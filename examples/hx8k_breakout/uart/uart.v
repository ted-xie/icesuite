==> flow/design.v <==
`default_nettype none
module uart #(
  parameter UART_DATA_BITS=8,
  parameter PARITY_BITS=0,
  parameter STOP_BITS=1,
  parameter BAUD_RATE_BPS = 9600,  
  parameter BAUD_RATE_COUNT = 12_000_000 / BAUD_RATE_BPS,
  parameter FRAME_SIZE = 1   + UART_DATA_BITS   +
                          PARITY_BITS   + STOP_BITS  
) (
  input wire clk,
  output wire led0,
  output wire led1,
  output wire led2,
  output wire led3,
  output wire led4,
  output wire led5,
  output wire led6,
  output wire led7,
  input wire uart0_cts,
  output wire uart0_txd,
  input wire uart0_rxd,
  output wire uart0_rts
);
  localparam FRAME_IDX_BITS = $clog2(FRAME_SIZE);
  localparam RESET_CYCLES = 100;
  localparam SYNC_STAGES = 3;
  reg [31:0] counter_baud = 'h0;
  reg [15:0] counter_freerunning = 'h0;
  reg err_sof;  
  reg err_eof;  
  reg uart0_txd_r;
  reg uart0_rts_r;
  reg [FRAME_SIZE-1:0] uart0_rx_frame;
  reg [FRAME_IDX_BITS-1:0] uart0_rx_idx;
  reg [SYNC_STAGES-1:0] uart0_cts_sync_regs;
  reg [SYNC_STAGES-1:0] uart0_rxd_sync_regs;
  wire resetn = (counter_freerunning < RESET_CYCLES) ? 1'b0 : 1'b1;
  wire uart0_cts_sync = uart0_cts_sync_regs[SYNC_STAGES-1];
  wire uart0_rxd_sync = uart0_rxd_sync_regs[SYNC_STAGES-1];
  assign uart0_txd = uart0_txd_r;
  assign uart0_rts = uart0_rts_r;
  assign {led7, led6, led5,led4,led3,led2,led1,led0} = uart0_rx_frame[1 +: UART_DATA_BITS];
  always @(posedge clk) begin
    counter_freerunning <= counter_freerunning + 1'b1;
  end
  genvar sync_i;
  generate
    for (sync_i = 0; sync_i < SYNC_STAGES; sync_i = sync_i + 1) begin
      if (sync_i == 0) begin
        always @(posedge clk) begin
          uart0_cts_sync_regs[sync_i] <= uart0_cts;
          uart0_rxd_sync_regs[sync_i] <= uart0_rxd;
        end
      end else begin
        always @(posedge clk) begin
          uart0_cts_sync_regs[sync_i] <= uart0_cts_sync_regs[sync_i-1];
          uart0_rxd_sync_regs[sync_i] <= uart0_rxd_sync_regs[sync_i-1];
        end
      end
    end
  endgenerate
  wire [31:0] next_counter_baud = ((counter_baud + 1'b1) == BAUD_RATE_COUNT) ? 32'h0 : (counter_baud + 1'b1);
  always @(posedge clk) begin
    if (~resetn) begin
      counter_baud <= 32'h0;
    end else begin
      counter_baud <= next_counter_baud;
    end
  end
  always @(posedge clk) begin
    if (~resetn) begin
      uart0_txd_r <= 1'b0;
      uart0_rts_r <= 1'b1;
    end
  end
  always @(posedge clk) begin
    if (~resetn) begin
      uart0_rx_frame <= 'h0;
      uart0_rx_idx <= 'h0;
      err_sof <= 1'b0;
      err_eof <= 1'b0;
    end else begin
      if (uart0_cts_sync == 1'b0 && counter_baud == 32'h0) begin
        uart0_rx_frame[FRAME_SIZE-1-uart0_rx_idx] <= uart0_rxd_sync;
        if (uart0_rx_idx == 1'b0 && uart0_rxd_sync != 1'b1) begin
          err_sof <= 1'b1;
        end
        if (uart0_rx_idx == FRAME_SIZE-1 && uart0_rxd_sync != 1'b1) begin
          err_eof <= 1'b1;
        end
        if (uart0_rx_idx < FRAME_SIZE-1) begin
          uart0_rx_idx <= uart0_rx_idx + 1'b1;
        end else begin
          uart0_rx_idx <= 'h0;
        end
      end 
    end
  end
endmodule
`resetall
Reports on uart
The steps from the RTL of uart to its reports follow in flow order.
Lines are those of the file above, counted from 1.
Operators: Yosys type, input widths -> output width; for muxes data width and select width s.
Cell names lack the library's common part.
{"block": "design", "design": "uart", "clock_port": "clk", "cell_library": "sky130hd", "corner": "tt_025C_1v80"}

Elaborated design
Yosys after proc, flatten, opt, wreduce and memory -nomap, before mapping. Enables and synchronous resets that opt folds into registers are not counted as muxes. Memory bits, and registers merged into a memory's read port (data or address), are not among the register bits. Print and check cells are not counted. Equal cells are merged and count once.
{"block": "word_totals", "ff_bits": 68, "input_bits": 3, "output_inout_bits": 10}
{"block": "classes", "add_sub_neg": 5, "compare": 2, "eq_ne": 1, "shift": 2, "mux": 1, "bitwise": 4, "reduce_logical": 3}
{"block": "op_table", "op": "$shift 1x33->10", "n": 1}
{"block": "op_table", "op": "$shift 1x33->10 const A", "n": 1}
{"block": "op_table", "op": "$neg 32->33", "n": 1}
{"block": "op_table", "op": "$add 32x1->32 const B", "n": 1}
{"block": "op_table", "op": "$eq 32x11->1 const B", "n": 1}
{"block": "op_table", "op": "$logic_not 32->1", "n": 1}
{"block": "op_table", "op": "$add 16x1->16 const B", "n": 1}
{"block": "op_table", "op": "$lt 16x7->1 const B", "n": 1}
{"block": "op_table", "op": "$and 10x10->10", "n": 1}
{"block": "op_table", "op": "$or 10x10->10", "n": 1}
{"block": "op_table", "op": "$not 10->10", "n": 1}
{"block": "op_table", "op": "$sub 4x4->5 const A", "n": 1}
{"block": "op_table", "op": "$add 4x1->4 const B", "n": 1}
{"block": "op_table", "op": "$lt 4x4->1 const B", "n": 1}
{"block": "op_table", "op": "$mux 4", "n": 1}
{"block": "op_table", "op": "$reduce_or 2->1", "n": 1}
{"block": "op_table", "op": "$logic_and 1x1->1", "n": 1}
{"block": "op_table", "op": "$not 1->1", "n": 1}

Longest topological paths
Yosys ltp: most cells in a row. Word level: on the elaborated netlist, between registers, memories and ports. Mapped: between sequential cells and ports; inverters and the memories' decode and read muxes count.
{"block": "depth", "depth_word": 6, "ABC_AREA": 0, "mapped_depth": 11, "depth_no_buf": 11}

After synthesis
Source: synth_stat.txt of the flow (Yosys; design flattened, memories mapped). It holds for the ABC_AREA given above (unset counts as 0); a run with the other value may have another netlist.
{"block": "synth_totals", "stdcells": 437, "synth_area_um2": 3771.1, "ff_cells": 66, "buffers": 22}
{"block": "by_type", "cell": "dfxtp_1", "n": 66}
{"block": "by_type", "cell": "ha_1", "n": 17}
{"block": "by_type", "cell": "xnor2_1", "n": 24}
{"block": "by_type", "cell": "xor2_1", "n": 21}
{"block": "by_type", "cell": "nor2_1", "n": 48}
{"block": "by_type", "cell": "nand3_1", "n": 30}
{"block": "by_type", "cell": "nand2_1", "n": 35}
{"block": "by_type", "cell": "a21oi_1", "n": 22}
{"block": "by_type", "cell": "nand4_1", "n": 12}
{"block": "by_type", "cell": "and3_1", "n": 11}
{"block": "by_type", "cell": "or3_1", "n": 10}
{"block": "by_type", "cell": "inv_1", "n": 16}
{"block": "by_type", "cell": "o21ai_0", "n": 12}
{"block": "by_type", "cell": "buf_6", "n": 5}
{"block": "by_type", "cell": "nor4_1", "n": 8}
{"block": "by_type", "cell": "and4_1", "n": 5}
{"block": "by_type", "cell": "nand2b_1", "n": 7}
{"block": "by_type", "cell": "nor4_4", "n": 2}
Not listed: further types 46, cells in them 86.

Timing after synthesis
Source: OpenSTA report_checks on the synthesized netlist (no wires, ideal clock, input and output delay 20% of the period each), path of least setup slack; recovery checks are left aside. Register names are those of the netlist, which keeps one name where synthesis merged equal registers.
{"block": "synth_timing", "kind": "register to register", "startpoint": "register uart0_rx_idx[1]", "endpoint": "register uart0_rx_frame[3]", "tclk_ns": 4.04, "setup_time_ns": 0.125, "arrival_time_ns": 2.700, "t_required_ns": 3.915, "path_slack_ns": 1.215, "path_delay_ns": 2.825, "stages": 11, "n_path_buf": 0, "period_less_setup_slack_ns": 2.825}
"path_delay_ns" = arrival - input delay + setup time.
"stages" counts driving pins, that of a launching flip-flop among them; a cell with two outputs on the path counts twice.
"period_less_setup_slack_ns" = period - worst setup slack (recovery checks aside). The figure is calculated, with input and output delays left at 20% of the set period.
Between the ends stands the longest chain of elaborated cells between them, by number of cells; it is not shown to be the way that was timed. Of several equally long chains one is given.
Each line given opens the expression or statement behind the cell; cells for indexed reads and writes are added by Yosys, which also makes memories of some case tables.
A register here has more assigning lines than the two given.
Lines with a computed index may be missing from the assigning lines.
{"block": "synth_via", "cell_sequence": "dfxtp_1 -> o21ai_0 -> inv_1 -> or3_1 -> inv_1 -> ha_1 -> nor4b_1 -> nand3_1 -> or2_2 -> o31ai_1 -> a21oi_1", "elab_chain_cells": 6, "cone_cells": 7}
{"block": "synth_lines", "item": "start: declaration", "line": 35, "text": "reg [FRAME_IDX_BITS-1:0] uart0_rx_idx;"}
{"block": "synth_lines", "item": "start: assignment", "line": 80, "text": "uart0_rx_idx <= 'h0;"}
{"block": "synth_lines", "item": "start: assignment", "line": 93, "text": "uart0_rx_idx <= uart0_rx_idx + 1'b1;"}
{"block": "synth_lines", "item": "$sub 4x4->5", "line": 85, "text": "uart0_rx_frame[FRAME_SIZE-1-uart0_rx_idx] <= uart0_rxd_sync;"}
{"block": "synth_lines", "item": "$neg 32->33", "line": 85}
{"block": "synth_lines", "item": "$shift 1x33->10", "line": 85}
{"block": "synth_lines", "item": "$not 10->10", "line": 85}
{"block": "synth_lines", "item": "$and 10x10->10", "line": 85}
{"block": "synth_lines", "item": "$or 10x10->10", "line": 85}
{"block": "synth_lines", "item": "end: assignment", "line": 79, "text": "uart0_rx_frame <= 'h0;"}
{"block": "synth_lines", "item": "end: declaration", "line": 34, "text": "reg [FRAME_SIZE-1:0] uart0_rx_frame;"}

Timing after layout
Path of least setup slack in the final report of run 1 (OpenROAD, finished layout, wires in). Where an end is a register, its clock arrival counts in the times.
{"block": "layout_timing", "kind": "register to register", "startpoint": "register uart0_rx_idx[2]", "endpoint": "register uart0_rx_frame[7]", "tclk_ns": 3.89, "setup_time_ns": 0.12, "arrival_time_ns": 3.23, "t_required_ns": 4.12, "path_slack_ns": 0.89, "stages": 11, "n_path_buf": 0}
Between the ends stands the longest chain of elaborated cells between them, by number of cells; it is not shown to be the way that was timed. Of several equally long chains one is given.
A register here has more assigning lines than the two given.
Lines with a computed index may be missing from the assigning lines.
{"block": "layout_via", "cell_sequence": "dfxtp_1 -> inv_1 -> ha_1 -> ha_1 -> or3_1 -> ha_1 -> nor4b_2 -> nand3_1 -> or2_2 -> o31ai_1 -> a21oi_1", "elab_chain_cells": 6, "cone_cells": 7}
{"block": "layout_lines", "item": "start: declaration", "line": 35, "text": "reg [FRAME_IDX_BITS-1:0] uart0_rx_idx;"}
{"block": "layout_lines", "item": "start: assignment", "line": 80, "text": "uart0_rx_idx <= 'h0;"}
{"block": "layout_lines", "item": "start: assignment", "line": 93, "text": "uart0_rx_idx <= uart0_rx_idx + 1'b1;"}
{"block": "layout_lines", "item": "$sub 4x4->5", "line": 85, "text": "uart0_rx_frame[FRAME_SIZE-1-uart0_rx_idx] <= uart0_rxd_sync;"}
{"block": "layout_lines", "item": "$neg 32->33", "line": 85}
{"block": "layout_lines", "item": "$shift 1x33->10", "line": 85}
{"block": "layout_lines", "item": "$not 10->10", "line": 85}
{"block": "layout_lines", "item": "$and 10x10->10", "line": 85}
{"block": "layout_lines", "item": "$or 10x10->10", "line": 85}
{"block": "layout_lines", "item": "end: assignment", "line": 79, "text": "uart0_rx_frame <= 'h0;"}
{"block": "layout_lines", "item": "end: declaration", "line": 34, "text": "reg [FRAME_SIZE-1:0] uart0_rx_frame;"}

2 stored runs of uart in the flow (synthesis by Yosys, layout by OpenROAD, sky130hd cells), in arbitrary order. Constraints: input delay and output delay 20% of the set period each, output load 0.01 pF.
"clock_period_reached_ns" means the clock period less the worst setup slack. The figure is calculated, with input and output delays left at 20% of the set period.
By "timing.worst_path_ns" is meant the share of the clock period that the worst setup path is allowed (20% is reserved at inputs, 20% at outputs), minus its slack. Clock arrival times at its registers enter into it.
"final_power_uw" is the tool's figure for a default switching activity; nothing was simulated.

Run 1
==> flow/run.sh <==
#!/bin/bash
# the make line also repeats the synthesis and layout settings of config.mk as NAME=value (left out here)
make -C /OpenROAD-flow-scripts/flow DESIGN_CONFIG=/design/flow/config.mk WORK_HOME=/design/flow/orfs CLKGATE_MAP_FILE= finish
==> flow/config.mk <==
export PLATFORM = sky130hd
export DESIGN_NAME = uart
export DESIGN_NICKNAME = uart
export VERILOG_FILES = /design/flow/design.v
export SDC_FILE = /design/flow/constraint.sdc
export NUM_CORES = 4
export LEC_CHECK = 0
export CAP_MARGIN = 20
export CORE_MARGIN = 2
export CORE_UTILIZATION = 37
export MAX_ROUTING_LAYER = met4
export PLACE_DENSITY = 0.87
export SETUP_SLACK_MARGIN = 0.75
export SLEW_MARGIN = 20
export TNS_END_PERCENT = 65
==> flow/constraint.sdc <==
create_clock -name core_clock -period 3.89 [get_ports {clk}]
set_input_delay 0.7780 -clock core_clock [delete_from_list [all_inputs] [get_ports {clk}]]
set_output_delay 0.7780 -clock core_clock [all_outputs]
set_load 0.01 [all_outputs]

==> results of run 1, as JSON <==
{
  "finish.stdcell_area_um2": 4118.9,
  "clock_period_reached_ns": 3.000,
  "design.die.area_um2": 11015.6,
  "fin_util_pct": 41.9,
  "timing.worst_path_ns": 3.00,
  "timing.worst_path_kind": "register to register",
  "final_setup_ws_ns": 0.890,
  "synth_chip_area_um2": 3771.1,
  "ws_hold_ns": 0.330,
  "final_power_uw": 1296,
  "final_setup_tns_ns": 0.000
}

Run 2
==> flow/run.sh <==
#!/bin/bash
# the make line also repeats the synthesis and layout settings of config.mk as NAME=value (left out here)
make -C /OpenROAD-flow-scripts/flow DESIGN_CONFIG=/design/flow/config.mk WORK_HOME=/design/flow/orfs CLKGATE_MAP_FILE= finish
==> flow/config.mk <==
export PLATFORM = sky130hd
export DESIGN_NAME = uart
export DESIGN_NICKNAME = uart
export VERILOG_FILES = /design/flow/design.v
export SDC_FILE = /design/flow/constraint.sdc
export NUM_CORES = 4
export LEC_CHECK = 0
export CAP_MARGIN = 20
export CORE_MARGIN = 2
export CORE_UTILIZATION = 40
export SETUP_SLACK_MARGIN = -0.29
export SLEW_MARGIN = 20
==> flow/constraint.sdc <==
create_clock -name core_clock -period 3.39 [get_ports {clk}]
set_input_delay 0.6780 -clock core_clock [delete_from_list [all_inputs] [get_ports {clk}]]
set_output_delay 0.6780 -clock core_clock [all_outputs]
set_load 0.01 [all_outputs]

==> results of run 2, as JSON <==
{
  "finish.stdcell_area_um2": 4068.9,
  "clock_period_reached_ns": 2.952,
  "design.die.area_um2": 10220.2,
  "fin_util_pct": 44.2,
  "timing.worst_path_ns": 2.95,
  "timing.worst_path_kind": "register to register",
  "final_setup_ws_ns": 0.438,
  "synth_chip_area_um2": 3771.1,
  "ws_hold_ns": 0.330,
  "final_power_uw": 1411,
  "final_setup_tns_ns": 0.000
}
