==> flow/design.v <==
module blinky (
  input wire clk,  
  output wire led0,
  output wire led1,
  output wire led2
);
  localparam COUNTER_SIZE = 32;
  reg [COUNTER_SIZE-1:0] ctr = {COUNTER_SIZE{1'b0}};
  assign led0 = ctr[21];  
  assign led1 = ctr[22];  
  assign led2 = ctr[23];  
  always @(posedge clk) begin
    ctr <= ctr + 1'b1;
  end
endmodule
; Step by step through the tools: blinky
; Tool output for the design above, in the order of the flow.
; Lines are those of the file above, counted from 1.
; The mark n/a stands for no value.
[setup]
top = blinky
clk_port = clk
lib = sky130hd
corner = tt_025C_1v80

; Elaborated design
; Source: Yosys, flattened and elaborated, memories not mapped. Widths are those after wreduce; folded enables and synchronous resets count as part of the registers. Registers that Yosys merges into a memory's read port (data or address) are not register bits. Print and check cells do not count. Equal cells are merged and count once.
[bits]
ff_bits = 32
in_bits = 1
[op_classes]
add_sub_neg = 1
[ops]
columns = op, n
row1 = 32-bit by 1-bit adder with 32-bit output (second input constant), 1

; Depth
; Yosys ltp: most cells in a row. Word level: on the elaborated netlist, between registers, memories and ports. Mapped: between sequential cells and ports; inverters and the memories' decode and read muxes count.
[logic_depth]
word_depth = 1
ABC_AREA = 0
mapped_depth = 5

; Synthesis result
; Yosys stat after the flow's synthesis: flattened, memories mapped to cells. It holds for the ABC_AREA given above (unset counts as 0); a run with the other value may have another netlist.
[by_type]
columns = cell_type, n
row1 = sky130_fd_sc_hd__dfxtp_1, 24
row2 = sky130_fd_sc_hd__xnor2_1, 18
row3 = sky130_fd_sc_hd__nand4_1, 7
row4 = sky130_fd_sc_hd__nand3_1, 7
row5 = sky130_fd_sc_hd__xor2_1, 4
row6 = sky130_fd_sc_hd__and4_1, 3
row7 = sky130_fd_sc_hd__nand2_1, 7
row8 = sky130_fd_sc_hd__nand4_4, 1
row9 = sky130_fd_sc_hd__nor4_4, 1
row10 = sky130_fd_sc_hd__and3_1, 3
row11 = sky130_fd_sc_hd__nor2_1, 4
row12 = sky130_fd_sc_hd__ha_1, 1
row13 = sky130_fd_sc_hd__and4b_2, 1
row14 = sky130_fd_sc_hd__inv_1, 2
row15 = sky130_fd_sc_hd__and2_1, 1
row16 = sky130_fd_sc_hd__nor4_1, 1
row17 = sky130_fd_sc_hd__buf_2, 1
[synth_totals]
mapped_cells = 86
area_um2 = 929.6
sequential_area_um2 = 480.5
ffs = 24
n_buf = 1

; Timing after synthesis
; OpenSTA on the mapped netlist: ideal clock, no wires. The path of least setup slack (recovery checks aside). Input and output delay are each 20% of the period. Register names are those of the netlist, which keeps one name where synthesis merged equal registers.
[synth_timing]
path_kind = register to register
startpoint = register ctr[6]
endpoint = register ctr[21]
clock_period_ps = 1660
setup_ps = 121
t_first_pin_ps = 0
t_arrival_ps = 1228
t_required_ps = 1539
setup_slack_ps = 311
path_delay_ps = 1349
driving_pins = 5
n_path_buf = 0
synth_period_reached_ps = 1349
; "path_delay_ps" = arrival - input delay + setup time.
; "driving_pins" counts driving pins, that of a launching flip-flop among them; a cell with two outputs on the path counts twice.
; "synth_period_reached_ps" = period - worst setup slack (recovery checks aside). The figure is calculated, with input and output delays left at 20% of the set period.
; The rows between start and end are the longest chain of elaborated cells between them; the timing report does not say that the signal goes this way. Where chains are equally long, one stands for them.
; Each line given opens the expression or statement behind the cell; cells for indexed reads and writes are added by Yosys, which also makes memories of some case tables.
[synth_between]
cell_sequence = sky130_fd_sc_hd__dfxtp_1 > sky130_fd_sc_hd__nand4_4 > sky130_fd_sc_hd__nor4_4 > sky130_fd_sc_hd__nand4_1 > sky130_fd_sc_hd__xnor2_1
elab_chain_len = 1
cells_between = 1
cone_lines = 1
[synth_lines]
columns = element, line
row1 = from (decl), 8  ; reg [COUNTER_SIZE-1:0] ctr = {COUNTER_SIZE{1'b0}};
row2 = from (assign), 13  ; ctr <= ctr + 1'b1;
row3 = 32-bit by 1-bit adder with 32-bit output, 13
row4 = to (assign), 13
row5 = to (decl), 8

; Worst path after layout
; From the final timing report of run A: the path of least setup slack in the routed layout; clock arrival at registers is part of the times.
; The report prints the path's times to 10 ps; the period is as set.
[layout_timing]
path_kind = register to output
startpoint = register ctr[21]
endpoint = output port led0
clock_period_ps = 2000
out_delay_ps = 400
t_first_pin_ps = 300
t_arrival_ps = 1220
t_required_ps = 1600
setup_slack_ps = 380
driving_pins = 2
n_path_buf = 1
[layout_between]
cell_sequence = sky130_fd_sc_hd__dfxtp_1 > sky130_fd_sc_hd__clkdlybuf4s50_1
elab_chain_len = 0
cells_between = 0
cone_lines = 0
[layout_lines]
columns = element, line
row1 = from (decl), 8  ; reg [COUNTER_SIZE-1:0] ctr = {COUNTER_SIZE{1'b0}};
row2 = from (assign), 13  ; ctr <= ctr + 1'b1;
row3 = to (decl), 3  ; output wire led0,

; Below are 2 stored runs of the flow (Yosys, OpenROAD; platform sky130hd) on blinky, each with its settings and what was measured, unordered. Constraints: input delay and output delay 20% of the set period each, output load 0.01 pF.
; By "achievedPeriod_ps" is meant the clock period of the run minus its worst setup slack. This is arithmetic on one report: input and output delays are still those of the set period (20% each).
; "worst_path_allowed_less_slack_ps" means the part of the period allowed to the worst setup path (the constraints hold back 20% at inputs and 20% at outputs) less its slack; where the path has registers, the arrival times of their clocks count too.
; "total_power_w": no workload was simulated; the value follows from the tool's default switching activity.
; "worst_path_allowed_less_slack_ps" is known to 10 ps.

[run A: settings]
period_ns = 2.0
CAP_MARGIN = 20
CORE_MARGIN = 2
CORE_UTILIZATION = 40
SLEW_MARGIN = 20
[run A: results]
achievedPeriod_ps = 1618
holdWs_ps = 421
util_pct = 45.8
cell_area_final_um2 = 1012.2
setupTns_ps = 0
dieArea_um2 = 2725.9
worst_path_allowed_less_slack_ps = 1220
path_kind = register to output
total_power_w = 0.0006695
ws_setup_ps = 382
synth_chip_area_um2 = 929.6

[run B: settings]
period_ns = 2.36
CORE_UTILIZATION = 27
SETUP_SLACK_MARGIN = 0.69
PLACE_DENSITY_LB_ADDON = 0.26
HOLD_SLACK_MARGIN = -0.04
CORE_ASPECT_RATIO = 1.97
CORE_MARGIN = 5
CELL_PAD_IN_SITES_GLOBAL_PLACEMENT = 3
CELL_PAD_IN_SITES_DETAIL_PLACEMENT = 1
TNS_END_PERCENT = 65
ABC_AREA = 1
GPL_TIMING_DRIVEN = 0
CTS_CLUSTER_DIAMETER = 94
MIN_ROUTING_LAYER = met1
CAP_MARGIN = 20
SLEW_MARGIN = 20
[run B: results]
achievedPeriod_ps = 1639
holdWs_ps = 464
util_pct = 30.6
cell_area_final_um2 = 1328.8
setupTns_ps = 0
dieArea_um2 = 5900.5
worst_path_allowed_less_slack_ps = 1170
path_kind = register to output
total_power_w = 0.0006493
ws_setup_ps = 721
synth_chip_area_um2 = 1187.4
